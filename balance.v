==> flow/design.v <==
module balance (
    input wire clk,
    input wire [3:0] score, 
    output reg [3:0] output1, 
    output reg [3:0] output2
); 
    reg [3:0] digit1; 
    reg [3:0] digit2; 
    initial begin
        output1 = 0; 
        output2 = 0; 
        digit1 = 0;
        digit2 = 0; 
    end
    always @(posedge clk) begin
        if (score == 10) begin
            if (digit1 != 9) begin
                digit1 <= digit1 + 1; 
                digit2 <= digit2; 
            end else begin
                digit1 <= 9;
                digit2 <= 9; 
            end
        end else if (score == 5) begin
            if (digit1 == 9 && digit2 >= 5) begin
                digit1 <= 9;
                digit2 <= 9; 
            end else if (digit2 >= 5) begin
                digit1 = digit1 + 1; 
                digit2 = digit2 - 5; 
            end else begin
                digit1 <= digit1;
                digit2 = digit2 + 5; 
            end
        end else if (score == 1) begin
            if (digit1 == 9 && digit2 == 9) begin
                digit1 <= 9;
                digit2 <= 9; 
            end else if (digit2 == 9) begin
                digit2 <= 0; 
                digit1 <= digit1 + 1; 
            end else begin
                digit1 <= digit1;
                digit2 <= digit2 + 1;  
            end
        end else begin
            digit1 <= digit1; 
            digit2 <= digit2; 
        end
    end
    always @(digit1) begin
        output1 = digit1; 
    end
    always @(digit2) begin
        output2 = digit2; 
    end
endmodule
# Tool chain data of balance
# Tool output for the design above, in the order of the flow.
# Line numbers count from 1 in the design file above.
# Cell names lack the library's common part.
# A cell with n/a has no value.
# inputs
design	balance
clock	clk
library	sky130hd
corner	tt_025C_1v80

# Word level
# Counts by Yosys on the flattened word-level netlist (proc, flatten, opt, wreduce; memories kept). Register bits leave out memories and registers merged into their read ports (data or address). Print and check cells are left out. Cells with the same type and inputs are merged into one.
# word_totals
ramBits	0
clocked_rd_ports_x_width	0
n_memories	0
reg_bits	8
output_inout_bits	8
wordCells	37
latchBits	0
romBits	0
# classes
compare	1
reduce_logical	6
eq_ne	8
logic	0
multipliers	0
muxes	16
n_addsub	4
n_shift	0
n_div	0
# ops
cell	n
2-to-1 mux 4 bit	16
== test 4 bit (second input constant)	3
adder 4 x 1 -> 4 bit (second input constant)	2
== test 4 x 1 -> 1 bit (second input constant)	1
!= test 4 x 2 -> 1 bit (second input constant)	1
adder 4 x 3 -> 4 bit (second input constant)	1
subtractor 4 x 3 -> 4 bit (second input constant)	1
greater-or-equal comparator 4 x 3 -> 1 bit (second input constant)	1
== test 4 x 3 -> 1 bit (second input constant)	1
!= test 4 bit (second input constant)	1
nonzero test 4 bit	1
AND reduction 3 bit	1
nonzero test 3 bit	1
logical AND 1 bit	2
!= test 2 bit (second input constant)	1
AND reduction 2 bit	1

# Longest topological paths
# Yosys ltp: most cells in a row. Word level: on the elaborated netlist, between registers, memories and ports. Mapped: between sequential cells and ports; inverters and the memories' decode and read muxes count.
# logic_depth
word_depth	6
abc_area	0
ltp_mapped	6
mapped_depth_nobuf	6

# Netlist
# The flow's flattened synthesis, as Yosys stat reports it; memories are mapped. The netlist is that of the ABC_AREA named above (0 if unset); the other value can give another one.
# types
cell_type	n	type_area_um2
edfxtp_1	8	240.23
ha_1	5	62.56
o21ai_0	8	40.038
a21oi_1	7	35.034
nand4bb_4	1	27.526
xnor2_1	3	26.275
and4bb_2	2	25.024
inv_1	4	15.014
o211ai_1	2	15.014
nand2b_1	2	12.512
mux2_2	1	11.261
nand2_1	3	11.261
nand4bb_1	1	11.261
nor2_1	3	11.261
buf_2	2	10.01
o21ai_1	2	10.01
o21ba_2	1	10.01
a221oi_1	1	8.758
# Not listed: further types 12, cells in them 12.
# synth_totals
flip_flops	8
buffers	2
synth_area_um2	669.4
mapped_cells	68

# Path before layout
# OpenSTA on the mapped netlist: ideal clock, no wires. The path of least setup slack (recovery checks aside). Input and output delay are each 20% of the period. Register names are those of the netlist, which keeps one name where synthesis merged equal registers.
# synth_timing
path_type	register to register
startpoint	reg digit2[1]
endpoint	reg digit1[0]
setup_slack_ns	0.129
launch_ns	0.000
period_ns	2.1
delay_ns	1.971
required_ns	1.739
path_buffers	0
setup_time_ns	0.361
arrival_ns	1.610
stages	7
synth_period_reached_ns	1.971
# "delay_ns" = arrival - input delay + setup time.
# "stages": output pins that drive a net of the path, with the launching flip-flop's if there is one; two outputs of one cell count as two.
# "synth_period_reached_ns" = period - worst setup slack (recovery checks aside). The figure is calculated, with input and output delays left at 20% of the set period.
# Between the ends stands the longest chain of elaborated cells between them, by number of cells; it is not shown to be the way that was timed. Of several equally long chains one is given.
# A line is the first line of the expression or statement that the cell stems from. Yosys adds cells for indexed reads and writes and turns some case tables into memories.
# At most two assigning lines are given for a register; there are more.
# Only ways into the end's enable, where the timed path ends, are counted here.
# synth_between
cell_sequence	edfxtp_1 -> inv_1 -> ha_1 -> nand2b_1 -> a21oi_1 -> mux2_2 -> o21ai_0
elab_chain_len	4
cells_between	7
# synth_rtl
item	line	rtl
start: declaration	8	reg [3:0] digit2;
start: assignment	19	digit2 <= digit2;
start: assignment	30	digit2 = digit2 - 5;
greater-or-equal comparator 4 x 3 -> 1 bit	25	if (digit1 == 9 && digit2 >= 5) begin
logical AND 1 bit	25
!= test 4 x 2 -> 1 bit	n/a
AND reduction 3 bit	n/a
end: assignment	18	digit1 <= digit1 + 1;
end: assignment	29	digit1 = digit1 + 1;
end: declaration	7	reg [3:0] digit1;

# Timing after layout
# Path of least setup slack in the final report of job 1 (OpenROAD, finished layout, wires in). Where an end is a register, its clock arrival counts in the times.
# layout_timing
path_type	register to register
startpoint	reg digit2[0]
endpoint	reg digit1[0]
stages	8
setup_time_ns	0.25
path_buffers	2
period_ns	1.37
arrival_ns	1.64
launch_ns	0.23
required_ns	1.34
setup_slack_ns	-0.30
# Between the ends stands the longest chain of elaborated cells between them, by number of cells; it is not shown to be the way that was timed. Of several equally long chains one is given.
# At most two assigning lines are given for a register; there are more.
# Ways into the end's enable are left out, as the timed path ends at the data pin.
# layout_between
cell_sequence	edfxtp_1 -> buf_6 -> ha_4 -> nand2b_4 -> a21oi_4 -> buf_6 -> o21ba_4 -> o21ai_1
elab_chain_len	6
cells_between	11
# layout_rtl
item	line	rtl
start: declaration	8	reg [3:0] digit2;
start: assignment	19	digit2 <= digit2;
start: assignment	30	digit2 = digit2 - 5;
== test 4 bit	39	end else if (digit2 == 9) begin
2-to-1 mux 4 bit	39
2-to-1 mux 4 bit	36	if (digit1 == 9 && digit2 == 9) begin
2-to-1 mux 4 bit	35
2-to-1 mux 4 bit	24
2-to-1 mux 4 bit	16
end: assignment	18	digit1 <= digit1 + 1;
end: assignment	29	digit1 = digit1 + 1;
end: declaration	7	reg [3:0] digit1;

Wiki page: balance / flow data

Design balance on sky130hd. What follows are 2 stored runs of the flow, each under its own settings; their order means nothing. The constraints put input and output delay at 20% of the set period each and load the outputs with 0.01 pF.
"period_less_ws_ns": clock period set for the run, less the worst setup slack. It is reckoned from that one timing run; input and output delays stay at 20% of the period that was set.
"power.total_uw": no workload was simulated; the value follows from the tool's default switching activity.

Job 1, flow files:
==> flow/run.sh <==
#!/bin/bash
# the make line also repeats the synthesis and layout settings of config.mk as NAME=value (left out here)
make -C /OpenROAD-flow-scripts/flow DESIGN_CONFIG=/design/flow/config.mk WORK_HOME=/design/flow/orfs CLKGATE_MAP_FILE= finish
==> flow/config.mk <==
export PLATFORM = sky130hd
export DESIGN_NAME = balance
export DESIGN_NICKNAME = balance
export VERILOG_FILES = /design/flow/design.v
export SDC_FILE = /design/flow/constraint.sdc
export NUM_CORES = 4
export LEC_CHECK = 0
export ABC_AREA = 0
export CAP_MARGIN = 20
export CELL_PAD_IN_SITES_DETAIL_PLACEMENT = 2
export CORE_MARGIN = 2
export CORE_UTILIZATION = 16
export CTS_CLUSTER_DIAMETER = 312
export CTS_CLUSTER_SIZE = 68
export GPL_TIMING_DRIVEN = 1
export MAX_ROUTING_LAYER = met4
export SETUP_SLACK_MARGIN = -0.01
export SLEW_MARGIN = 25
==> flow/constraint.sdc <==
create_clock -name core_clock -period 1.37 [get_ports {clk}]
set_input_delay 0.2740 -clock core_clock [delete_from_list [all_inputs] [get_ports {clk}]]
set_output_delay 0.2740 -clock core_clock [all_outputs]
set_load 0.01 [all_outputs]

==> results of job 1, as CSV <==
result,value
timing.setup.ws_ns,-0.301
die_um2,4716.9
worst_hold_slack_ns,0.704
synthesis_area_um2,669.4
power.total_uw,757.8
period_less_ws_ns,1.671
layout_stdcell_area_um2,1224.9
final_setup_tns_ns,-3.766

Job 2, flow files:
==> flow/run.sh <==
#!/bin/bash
# the make line also repeats the synthesis and layout settings of config.mk as NAME=value (left out here)
make -C /OpenROAD-flow-scripts/flow DESIGN_CONFIG=/design/flow/config.mk WORK_HOME=/design/flow/orfs CLKGATE_MAP_FILE= finish
==> flow/config.mk <==
export PLATFORM = sky130hd
export DESIGN_NAME = balance
export DESIGN_NICKNAME = balance
export VERILOG_FILES = /design/flow/design.v
export SDC_FILE = /design/flow/constraint.sdc
export NUM_CORES = 4
export LEC_CHECK = 0
export CAP_MARGIN = 20
export CORE_MARGIN = 2
export CORE_UTILIZATION = 54
export SLEW_MARGIN = 20
==> flow/constraint.sdc <==
create_clock -name core_clock -period 2.44 [get_ports {clk}]
set_input_delay 0.4880 -clock core_clock [delete_from_list [all_inputs] [get_ports {clk}]]
set_output_delay 0.4880 -clock core_clock [all_outputs]
set_load 0.01 [all_outputs]

==> results of job 2, as CSV <==
result,value
die_um2,1537.4
power.total_uw,326.5
synthesis_area_um2,669.4
period_less_ws_ns,2.010
worst_hold_slack_ns,0.617
final_setup_tns_ns,0.000
timing.setup.ws_ns,0.430
layout_stdcell_area_um2,834.5
